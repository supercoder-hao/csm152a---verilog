==> flow/design.v <==
`timescale 1ns / 10ps
module memory(
    input clk_100M,
    input rst,
    input str,
    input [7:0] sw,
    input debug,
    input entr,
    input bld,
    output reg [3:0] an,
    output reg [6:0] seg,
    output reg [15:0] led,
    output wire out,
    output o_shutdown_n,
    output o_gain,
    output o_connect_n
    );
    assign	o_shutdown_n = 1'b1;
    assign  o_connect_n = 1'b1;
    assign  o_gain = 1'b1;
    reg [31:0] counter;
    reg [3:0] seconds;
    wire [14:0] random;
    wire chk1, chk2, db0;
    wire rst_clean;
    wire chk3, chk4, db1;
    wire str_clean;
    wire chk5, chk6, db2;
    wire entr_clean;
    wire chk7, chk8, db3;
    wire bld_clean;
    reg [31:0] pause_counter, pause_counter2;
    reg enable;
    reg enable1, enable2, enable3, enable4, enable5;
    reg [7:0] sound_sel;
    reg [2:0] level = 1;
    reg [7:0] sequence_1 = 0;
    reg [15:0] sequence_2 = 0;
    reg [23:0] sequence_3 = 0;
    reg [31:0] sequence_4 = 0;
    reg [39:0] sequence_5 = 0;
    reg [7:0] in_sw1 = 0;
    reg [15:0] in_sw2 = 0;
    reg [23:0] in_sw3 = 0;
    reg [31:0] in_sw4 = 0;
    reg [39:0] in_sw5 = 0;
    reg cleared1;
    reg [3:0] bld_cnt = 0;
    always@(posedge clk_100M) begin
        counter <= counter + 1;
        if (counter == 9999999)
            counter <= 0;
    end
    assign random = {counter[7]^counter[5], counter[6]^counter[4], counter[5]^counter[3], 
                     counter[4]^counter[2], counter[3]^counter[1], counter[2]^counter[0],
                     counter[5]^counter[3], counter[7]^counter[5], counter[6]^counter[4],
                     counter[7]^counter[4], counter[6]^counter[3], counter[5]^counter[2],
                     counter[4]^counter[1], counter[3]^counter[0], counter[2]^counter[7]};
    always @(posedge clk_100M) begin
        if (str_clean || rst_clean || regen) begin
            case(random[2:0])
                3'b000: sequence_1 <= 8'b00000001;
                3'b001: sequence_1 <= 8'b00000010;
                3'b010: sequence_1 <= 8'b00000100;
                3'b011: sequence_1 <= 8'b00001000;
                3'b100: sequence_1 <= 8'b00010000;
                3'b101: sequence_1 <= 8'b00100000;
                3'b110: sequence_1 <= 8'b01000000;
                3'b111: sequence_1 <= 8'b10000000;
            endcase
            case(random[5:3])
                3'b000: sequence_2 <= {sequence_1, 8'b00000001};
                3'b001: sequence_2 <= {sequence_1, 8'b00000010};
                3'b010: sequence_2 <= {sequence_1, 8'b00000100};
                3'b011: sequence_2 <= {sequence_1, 8'b00001000};
                3'b100: sequence_2 <= {sequence_1, 8'b00010000};
                3'b101: sequence_2 <= {sequence_1, 8'b00100000};
                3'b110: sequence_2 <= {sequence_1, 8'b01000000};
                3'b111: sequence_2 <= {sequence_1, 8'b10000000};
            endcase
            case(random[8:6])
                3'b000: sequence_3 <= {sequence_2, 8'b00000001};
                3'b001: sequence_3 <= {sequence_2, 8'b00000010};
                3'b010: sequence_3 <= {sequence_2, 8'b00000100};
                3'b011: sequence_3 <= {sequence_2, 8'b00001000};
                3'b100: sequence_3 <= {sequence_2, 8'b00010000};
                3'b101: sequence_3 <= {sequence_2, 8'b00100000};
                3'b110: sequence_3 <= {sequence_2, 8'b01000000};
                3'b111: sequence_3 <= {sequence_2, 8'b10000000};
            endcase
            case(random[11:9])
                3'b000: sequence_4 <= {sequence_3, 8'b00000001};
                3'b001: sequence_4 <= {sequence_3, 8'b00000010};
                3'b010: sequence_4 <= {sequence_3, 8'b00000100};
                3'b011: sequence_4 <= {sequence_3, 8'b00001000};
                3'b100: sequence_4 <= {sequence_3, 8'b00010000};
                3'b101: sequence_4 <= {sequence_3, 8'b00100000};
                3'b110: sequence_4 <= {sequence_3, 8'b01000000};
                3'b111: sequence_4 <= {sequence_3, 8'b10000000};
            endcase
            case(random[14:12])
                3'b000: sequence_5 <= {sequence_4, 8'b00000001};
                3'b001: sequence_5 <= {sequence_4, 8'b00000010};
                3'b010: sequence_5 <= {sequence_4, 8'b00000100};
                3'b011: sequence_5 <= {sequence_4, 8'b00001000};
                3'b100: sequence_5 <= {sequence_4, 8'b00010000};
                3'b101: sequence_5 <= {sequence_4, 8'b00100000};
                3'b110: sequence_5 <= {sequence_4, 8'b01000000};
                3'b111: sequence_5 <= {sequence_4, 8'b10000000};
            endcase   
        end
    end
    reg stall;
    reg regen;
    reg win_counter;
    reg win_enable;
    always @(posedge clk_100M) begin
        case(level)
            3'b001: seg = 7'b1001111;  
            3'b010: seg = 7'b0010010;  
            3'b011: seg = 7'b0000110;  
            3'b100: seg = 7'b1001100;  
            3'b101: seg = 7'b0100100;  
            3'b110: seg = 7'b0100000;  
        endcase
        an <= 4'b1110;
        if (enable1 == 1) begin
            pause_counter <= pause_counter + 1;
            if (pause_counter == 59999994) begin
                pause_counter <= 0;
                enable <= 0;
                enable1 <= 0;
                led <= 16'b0;
            end
        end  
        if (enable2 == 1) begin
            pause_counter <= pause_counter + 1;
            if (pause_counter == 59999994) begin
                led <= sequence_2[7:0];
                sound_sel <= sequence_2[7:0];
                enable <= 1;
            end
            if (pause_counter == 119999988) begin
                pause_counter <= 0;
                enable <= 0;
                enable2 <= 0;
                led <= 16'b0;
            end
        end
        if (enable3 == 1) begin
            pause_counter <= pause_counter + 1;
            if (pause_counter == 59999994) begin
                led <= sequence_2[7:0];
                sound_sel <= sequence_2[7:0];
            end
            if (pause_counter == 119999988) begin
                led <= sequence_3[7:0];
                sound_sel <= sequence_3[7:0];
                enable <= 1;
            end
            if (pause_counter == 179999982) begin
                pause_counter <= 0;
                enable <= 0;
                enable3 <= 0;
                led <= 16'b0;
            end
        end
        if (enable4 == 1) begin
            pause_counter <= pause_counter + 1;
            if (pause_counter == 59999994) begin
                led <= sequence_2[7:0];
                sound_sel <= sequence_2[7:0];
            end
            if (pause_counter == 119999988) begin
                led <= sequence_3[7:0];
                sound_sel <= sequence_3[7:0];
            end
            if (pause_counter == 179999982) begin
                led <= sequence_4[7:0];
                sound_sel <= sequence_4[7:0];
                enable <= 1;
            end
            if (pause_counter == 239999976) begin
                pause_counter <= 0;
                enable <= 0;
                enable4 <= 0;
                led <= 16'b0;
            end
        end
        if (enable5 == 1) begin
            pause_counter <= pause_counter + 1;
            if (pause_counter == 59999994) begin
                led <= sequence_2[7:0];
                sound_sel <= sequence_2[7:0];
            end
            if (pause_counter == 119999988) begin
                led <= sequence_3[7:0];
                sound_sel <= sequence_3[7:0];
            end
            if (pause_counter == 179999982) begin
                led <= sequence_4[7:0];
                sound_sel <= sequence_4[7:0];
            end
            if (pause_counter == 239999976) begin
                led <= sequence_5[7:0];
                sound_sel <= sequence_5[7:0];
                enable <= 1;
            end
            if (pause_counter == 299999970) begin
                pause_counter <= 0;
                enable <= 0;
                enable5 <= 0;
                led <= 16'b0;
            end
        end
        if (win_enable) begin
            win_counter <= win_counter + 1;
            if (win_counter == 119999988) begin
                win_counter <= 0;
                win_enable <= 0;
                led <= 16'b0;
                level <= 1;
            end
        end
        if (bld_clean) begin
            case(level)
            3'b001: in_sw1 <= sw;
            3'b010: bld_cnt <= bld_cnt + 1;
            3'b011: bld_cnt <= bld_cnt + 1;
            3'b100: bld_cnt <= bld_cnt + 1;
            3'b101: bld_cnt <= bld_cnt + 1;
            endcase
        end
        if (entr_clean || rst_clean) begin
            bld_cnt <= 1;
            case(level)
            3'b001: begin
                regen <= 0;
                if (!rst_clean) begin
                    sound_sel <= sequence_1;
                    led <= sequence_1;
                    enable <= 1;    
                    enable1 <= 1; 
                end         
                if (in_sw1 == sequence_1) begin
                    level <= level + 1;
                    stall <= 1;
                end 
                else begin
                    level <= 1;
                end
                if (rst_clean) begin
                    level <= 1;
                end
            end
            3'b010: begin
                if (!rst_clean) begin
                    sound_sel <= sequence_1;
                    led <= sequence_1;
                    enable <= 1;
                    enable2 <= 1;
                end
                if (in_sw2 == {sequence_2[7:0], sequence_1}) begin
                    level <= level + 1;
                end 
                if (rst_clean) begin
                    level <= 1;
                end
            end
            3'b011: begin
                if (!rst_clean) begin
                    sound_sel <= sequence_1;
                    led <= sequence_1;
                    enable <= 1;
                    enable3 <= 1;
                end
                if (in_sw3 == {sequence_3[7:0], sequence_2[7:0], sequence_1}) begin
                    level <= level + 1;
                end 
                if (rst_clean) begin
                    level <= 1;
                end
            end
            3'b100: begin
                if (!rst_clean) begin
                    sound_sel <= sequence_1;
                    led <= sequence_1;
                    enable <= 1;
                    enable4 <= 1;
                end
                if (in_sw4 == {sequence_4[7:0], sequence_3[7:0], sequence_2[7:0], sequence_1}) begin
                    level <= level + 1;
                end
                if (rst_clean) begin
                    level <= 1;
                end
            end
            3'b101: begin
                if (in_sw5 == {sequence_5[7:0], sequence_4[7:0], sequence_3[7:0], sequence_2[7:0], sequence_1}) begin
                    led <= 16'b1111111111111111;
                    win_enable <= 1;
                end
                else begin
                    sound_sel <= sequence_1;
                    led <= sequence_1;
                    enable <= 1;
                    enable5 <= 1;
                end
            end
            endcase
        end
    end
    always@ (posedge clk_100M) begin
        case (bld_cnt)
            4'b0001: begin
                in_sw2[7:0] <= sw;
                in_sw3[7:0] <= sw;
                in_sw4[7:0] <= sw;
                in_sw5[7:0] <= sw;
            end
            4'b0011: begin
                in_sw2[15:8] <= sw;
                in_sw3[15:8] <= sw;
                in_sw4[15:8] <= sw;
                in_sw5[15:8] <= sw;
            end
            4'b0101: begin 
                in_sw3[23:16] <= sw;
                in_sw4[23:16] <= sw;
                in_sw5[23:16] <= sw;
            end
            4'b0111: begin
                in_sw4[31:24] <= sw;
                in_sw5[31:24] <= sw;
            end
            4'b1001: begin
                in_sw5[39:32] <= sw;
            end
        endcase 
    end
    delay_chk d0(clk_100M, counter, rst, db0);
    delay_chk d2(clk_100M, counter, db0, chk1);
    delay_chk d3(clk_100M, counter, chk1, chk2);
    assign rst_clean = chk1 & ~chk2;
    delay_chk d4(clk_100M, counter, str, db1);
    delay_chk d5(clk_100M, counter, db1, chk3);
    delay_chk d6(clk_100M, counter, chk3, chk4);
    assign str_clean = chk3 & ~chk4;    
    delay_chk d7(clk_100M, counter, entr, db2);
    delay_chk d8(clk_100M, counter, db2, chk5);
    delay_chk d9(clk_100M, counter, chk5, chk6);
    assign entr_clean = chk5 & ~chk6; 
    delay_chk d10(clk_100M, counter, bld, db3);
    delay_chk d11(clk_100M, counter, db3, chk7);
    delay_chk d12(clk_100M, counter, chk7, chk8);
    assign bld_clean = chk7 & ~chk8; 
    fpgaudio_oscillator fo0(clk_100M, sound_sel, enable , out);
endmodule
module delay_chk (input D_clock, slow_clk, D, output reg Q=0);
    always@(posedge D_clock) begin
        if (slow_clk == 1)
            Q <= D;
    end
endmodule
module fpgaudio_oscillator(
  input wire clk,
  input wire [7:0] sound_sel,
  input wire enable,
  output wire out
);
    reg [7:0] track;
    reg [7:0] midi;
    wire [6:0] small_midi;
    wire [31:0] cursor0;
    assign small_midi = midi[6:0];
    reg [383:0] octave;
    always@ (posedge clk) begin
        midi <= {track[cursor0+7],track[cursor0+6],track[cursor0+5],track[cursor0+4],track[cursor0+3],track[cursor0+2],track[cursor0+1],track[cursor0+0]};
        case(sound_sel)
        8'b00000001: begin
            track <= 8'h40;
            octave <= 384'h00278bd90029e5d8002c63a3002f075a0031d3400034c9b80037ed49003b40a2003ec69c00428237004676a6004aa748;
        end
        8'b00000010: begin
            track <= 8'h42;
            octave <= 384'h00278bd90029e5d8002c63a3002f075a0031d3400034c9b80037ed49003b40a2003ec69c00428237004676a6004aa748;
        end   
        8'b00000100: begin
            track <= 8'h44;
            octave <= 384'h00278bd90029e5d8002c63a3002f075a0031d3400034c9b80037ed49003b40a2003ec69c00428237004676a6004aa748;
        end     
        8'b00001000: begin
            track <= 8'h46;
            octave <= 384'h00278bd90029e5d8002c63a3002f075a0031d3400034c9b80037ed49003b40a2003ec69c00428237004676a6004aa748;
        end
        8'b00010000: begin
            track <= 8'h48;
            octave <= 384'h00278bd90029e5d8002c63a3002f075a0031d3400034c9b80037ed49003b40a2003ec69c00428237004676a6004aa748;
        end
        8'b00100000: begin
            track <= 8'h4A;
            octave <= 384'h00278bd90029e5d8002c63a3002f075a0031d3400034c9b80037ed49003b40a2003ec69c00428237004676a6004aa748;
        end 
        8'b01000000: begin
            track <= 8'h4C;
            octave <= 384'h00278bd90029e5d8002c63a3002f075a0031d3400034c9b80037ed49003b40a2003ec69c00428237004676a6004aa748;
        end
        8'b10000000: begin
            track <= 8'h4E;
            octave <= 384'h00278bd90029e5d8002c63a3002f075a0031d3400034c9b80037ed49003b40a2003ec69c00428237004676a6004aa748;
        end                                       
        endcase
    end
    wire [8:0] i = (small_midi % 12) << 5;
    wire [31:0] base_period = {octave[i+31],octave[i+30],octave[i+29],octave[i+28],octave[i+27],octave[i+26],octave[i+25],octave[i+24],octave[i+23],octave[i+22],octave[i+21],octave[i+20],octave[i+19],octave[i+18],octave[i+17],octave[i+16],octave[i+15],octave[i+14],octave[i+13],octave[i+12],octave[i+11],octave[i+10],octave[i+9],octave[i+8],octave[i+7],octave[i+6],octave[i+5],octave[i+4],octave[i+3],octave[i+2],octave[i+1],octave[i+0]};
    wire [31:0] period = base_period >> (small_midi / 12);
    wire [15:0] internal_out;
    fpgaudio_divider fd_midi(clk, period, internal_out);
    assign out = enable ? internal_out : 1'b0;
endmodule
module fpgaudio_divider(
  input wire clk,
  input wire [31:0] period_t,
  output reg dclk
);
integer t = 0;
always @(posedge clk) begin
  t = t + 1;
  if (t >= period_t) begin
    t = 0;
    dclk = ~dclk;
  end
end
endmodule
; ---- Tool chain data of memory
; The steps from the RTL of memory to its reports follow in flow order.
; Lines are those of the file above, counted from 1.
; Operators: Yosys type, input widths -> output width; for muxes data width and select width s.
; Cell names lack the library's common part.
; A cell with -- has no value.
[setup]
top = memory
clock = clk_100M
library = sky130hd
lib_corner = tt_025C_1v80

; ---- After elaboration
; Source: Yosys, flattened and elaborated, memories not mapped. Widths are those after wreduce. Registers that Yosys merges into a memory's read port (data or address) are not register bits. Print and check cells do not count.
; Yosys's memory passes give these memory sizes; they may raise the number of words (mostly to a power of two), join words into wider ones and drop unused or constant bits.
[word_totals]
out_inout_bits = 31
elab_cells = 334
in_bits = 14
clocked_rd_ports_x_width = 8
ff_bits = 248
rom_bits = 64
memories = 1
[op_classes]
eq_ne = 61
n_logic = 21
muxes = 112
shifts = 40
reduce_logical = 15
n_addsub = 42
div_mod_pow = 2
compare = 1
[memory_table]
columns = memory, size, word_bits, read_ports, write_ports, line_no
row1 = (name not given), 8, 8, 1, 0, 61  ; case(random[2:0])
[op_table]
columns = op, count
row1 = $shiftx 384x32->1 const A, 31
row2 = $shiftx 384x10->1 const A, 1
row3 = $mux 16, 23
row4 = $mux 32, 10
row5 = $pmux 8 s8, 5
row6 = $shiftx 8x32->1, 7
row7 = $add 9x5->10 const B, 16
row8 = $mux 8, 17
row9 = $div 7x4->32 const B, 1
row10 = $mod 7x4->32 const B, 1
row11 = $add 32x1->32 const B, 3
row12 = $add 32x2->32 const B, 3
row13 = $add 32x3->32 const B, 3
row14 = $add 9x4->10 const B, 8
row15 = $eq 32x28->1 const B, 2
row16 = $eq 3x3->1 const B, 19
row17 = $mux 1, 43
row18 = $pmux 7 s6, 1
row19 = $eq 40x40->1, 1
row20 = $add 9x3->10 const B, 4
row21 = $eq 32x24->1 const B, 1
row22 = $eq 32x26->1 const B, 1
row23 = $eq 32x27->1 const B, 1
row24 = $eq 32x29->1 const B, 1
row25 = $ge 32x32->1, 1
row26 = $eq 32x32->1, 1
row27 = $shr 32x32->32, 1
row28 = $pmux 16 s2, 1
; Other operator kinds: 38; their cells: 87.

; ---- Longest topological paths
; Yosys ltp: most cells in a row. Word level: on the elaborated netlist, between registers, memories and ports. Mapped: between sequential cells and ports; inverters and the memories' decode and read muxes count.
[depth]
ltp_word = 24
ABC_AREA = 0
depth_mapped = 11
ltp_nobuf = 9

; ---- Mapped cells and area
; Source: synth_stat.txt of the flow (Yosys; design flattened, memories mapped). It holds for the ABC_AREA given above (unset counts as 0); a run with the other value may have another netlist.
; Totals and module areas in this step are rounded.
[mapped]
seq_area_um2 = 5400
yosys_area_um2 = 10000
ff_cells = 200
buffers = 45
stdcells = 969
[by_type]
columns = type, count, type_area_um2
row1 = edfxtp_1, 141, 4.23E+03
row2 = dfxtp_1, 59, 1.18E+03
row3 = xnor2_1, 74, 648.122
row4 = nor2_1, 122, 457.939
row5 = xor2_1, 50, 437.92
row6 = nand2_1, 65, 243.984
row7 = nand3_1, 48, 240.23
row8 = o21ai_0, 40, 200.192
row9 = nand4_1, 31, 193.936
row10 = ha_1, 12, 150.144
row11 = a21oi_1, 24, 120.115
row12 = nor4_4, 5, 106.352
row13 = o211ai_1, 14, 105.101
row14 = nand4b_1, 11, 96.342
row15 = a31oi_1, 15, 93.84
row16 = nor3_1, 17, 85.082
row17 = buf_4, 11, 82.579
row18 = and3_1, 13, 81.328
; Not listed: further types 67, cells in them 217.
; By module: a second synthesis without flattening, with its own total; a netlist apart from the flattened one above.
[hier_totals]
hier_cells = 1409
area_unflattened_um2 = 14000
; Rows give one instance, submodules left out.
[by_module]
columns = mod, n_cells, instances, seq_area_um2, area_um2
row1 = memory, 1082, 1, 5200, 11000
row2 = fpgaudio_divider, 313, 1, 670, 2500
row3 = delay_chk, 1, 12, 30, 30
row4 = fpgaudio_oscillator, 2, 1, 0.0, 10

; ---- Path before layout
; Source: OpenSTA report_checks on the synthesized netlist (no wires, ideal clock, input and output delay 20% of the period each), path of least setup slack; recovery checks are left aside. Register names are those of the netlist, which keeps one name where synthesis merged equal registers.
[synth_path]
path_kind = flip-flop to flip-flop
start = register d5.Q
end = register sequence_1[0]
driving_pins = 3
delay_ps = 3696
setup_ps = 493
path_buffers = 0
arrival_ps = 3203
t_first_pin_ps = 0
tclk_ps = 3490
t_required_ps = 2997
path_slack_ps = -206
period_less_setup_slack_ps = 3696
; "delay_ps" = arrival - input delay + setup time.
; "driving_pins" counts driving pins, that of a launching flip-flop among them; a cell with two outputs on the path counts twice.
; "period_less_setup_slack_ps" = period - worst setup slack (recovery checks aside). The figure is calculated, with input and output delays left at 20% of the set period.
; Between the ends stands the longest chain of elaborated cells between them, by number of cells; it is not shown to be the way that was timed. Of several equally long chains one is given.
; A line is the first line of the expression or statement that the cell stems from. Yosys adds cells for indexed reads and writes and turns some case tables into memories.
; At most two assigning lines are given for a register; there are more.
[synth_between]
path_cell_list = edfxtp_1 > inv_1 > o21ai_0
elab_chain_len = 2
cone_cells = 2
cone_lines = 2
cone_classes = 1 x logic; 1 x reduce/logical
[synth_lines]
columns = item, line_no
row1 = start: declaration, 359  ; module delay_chk (input D_clock, slow_clk, D, output reg Q=0);
row2 = start: assignment, 362  ; Q <= D;
row3 = $and 1x1->1, 348  ; assign str_clean = chk3 & ~chk4;
row4 = $logic_or 1x1->1, 60  ; if (str_clean || rst_clean || regen) begin
row5 = end: assignment, 62  ; 3'b000: sequence_1 <= 8'b00000001;
row6 = end: assignment, 63  ; 3'b001: sequence_1 <= 8'b00000010;
row7 = end: declaration, 37  ; reg [7:0] sequence_1 = 0;

; ---- Path in the finished layout
; From the final timing report of record 1: the path of least setup slack in the routed layout; clock arrival at registers is part of the times.
; The path's times are printed in steps of 10 ps; the period is the one set.
[layout_path]
path_kind = flip-flop to flip-flop
start = register pause_counter[0]
end = register pause_counter[23]
path_slack_ps = 1610
setup_ps = 270
driving_pins = 10
path_buffers = 0
arrival_ps = 3570
tclk_ps = 5000
t_required_ps = 5180
t_first_pin_ps = 440
; Between the ends stands the longest chain of elaborated cells between them, by number of cells; it is not shown to be the way that was timed. Of several equally long chains one is given.
; At most two assigning lines are given for a register; there are more.
[layout_between]
path_cell_list = edfxtp_1 > inv_1 > ha_1 > nand4bb_1 > nor4_2 > nand3_1 > mux2i_1 > o21ai_1 > a21oi_4 > nor2_1
elab_chain_len = 7
cone_cells = 16
cone_classes = 1 x add/sub; 5 x eq/ne; 10 x mux
[layout_lines]
columns = item, line_no
row1 = start: declaration, 32  ; reg [31:0] pause_counter, pause_counter2;
row2 = start: assignment, 128  ; pause_counter <= pause_counter + 1;
row3 = start: assignment, 137  ; pause_counter <= pause_counter + 1;
row4 = $add 32x1->32, 128
row5 = $mux 32, 129  ; if (pause_counter == 59999994) begin
row6 = $mux 32, 127  ; if (enable1 == 1) begin
row7 = $mux 32, 136  ; if (enable2 == 1) begin
row8 = $mux 32, 150  ; if (enable3 == 1) begin
row9 = $mux 32, 168  ; if (enable4 == 1) begin
row10 = $mux 32, 190  ; if (enable5 == 1) begin
row11 = end: assignment, 169  ; pause_counter <= pause_counter + 1;
row12 = end: assignment, 191  ; pause_counter <= pause_counter + 1;
row13 = end: declaration, 32

; Measured results for memory: 2 stored runs of the Yosys and OpenROAD flow on sky130hd. The settings differ; the order carries no meaning. The constraints put input and output delay at 20% of the set period each and load the outputs with 0.01 pF.
; By "achieved_clock_period_ps" is meant the clock period of the run minus its worst setup slack. This is arithmetic on one report: input and output delays are still those of the set period (20% each).
; "worst_path_allowed_less_slack_ps" means the part of the period allowed to the worst setup path (the constraints hold back 20% at inputs and 20% at outputs) less its slack; where the path has registers, the arrival times of their clocks count too.
; "totalPower_mw" is the tool's figure for a default switching activity; nothing was simulated.
; "worst_path_allowed_less_slack_ps" is known to 10 ps.
; The measured numbers are rounded.

[record 1: settings]
period_ns = 5.0
CORE_UTILIZATION = 23
PLACE_DENSITY_LB_ADDON = 0.29
CORE_ASPECT_RATIO = 1.53
CORE_MARGIN = 10
CELL_PAD_IN_SITES_GLOBAL_PLACEMENT = 2
CELL_PAD_IN_SITES_DETAIL_PLACEMENT = 1
TNS_END_PERCENT = 95
GPL_ROUTABILITY_DRIVEN = 0
CTS_CLUSTER_SIZE = 17
CTS_CLUSTER_DIAMETER = 86
CAP_MARGIN = 10
MIN_ROUTING_LAYER = met1
MAX_ROUTING_LAYER = met4
SLEW_MARGIN = 20
[record 1: results]
synthesis_area_um2 = 10000
die_area_um2 = 54000
finish.stdcell_area_um2 = 12000
layout_utilization_pct = 27
final_setup_ws_ps = 1600
setup_tns_ps = 0
ws_hold_ps = 380
totalPower_mw = 3.2
achieved_clock_period_ps = 3386
worst_path_allowed_less_slack_ps = 3390
critical_path_kind = flip-flop to flip-flop

[record 2: settings]
period_ns = 3.44
CORE_UTILIZATION = 28
SETUP_SLACK_MARGIN = 1.02
PLACE_DENSITY = 0.63
CORE_MARGIN = 4
ABC_AREA = 0
CTS_CLUSTER_SIZE = 52
MIN_ROUTING_LAYER = met2
CAP_MARGIN = 20
SLEW_MARGIN = 20
[record 2: results]
synthesis_area_um2 = 10000
die_area_um2 = 40000
finish.stdcell_area_um2 = 13000
layout_utilization_pct = 37
final_setup_ws_ps = 660
setup_tns_ps = 0
ws_hold_ps = 380
totalPower_mw = 4.8
achieved_clock_period_ps = 2777
worst_path_allowed_less_slack_ps = 2780
critical_path_kind = flip-flop to flip-flop
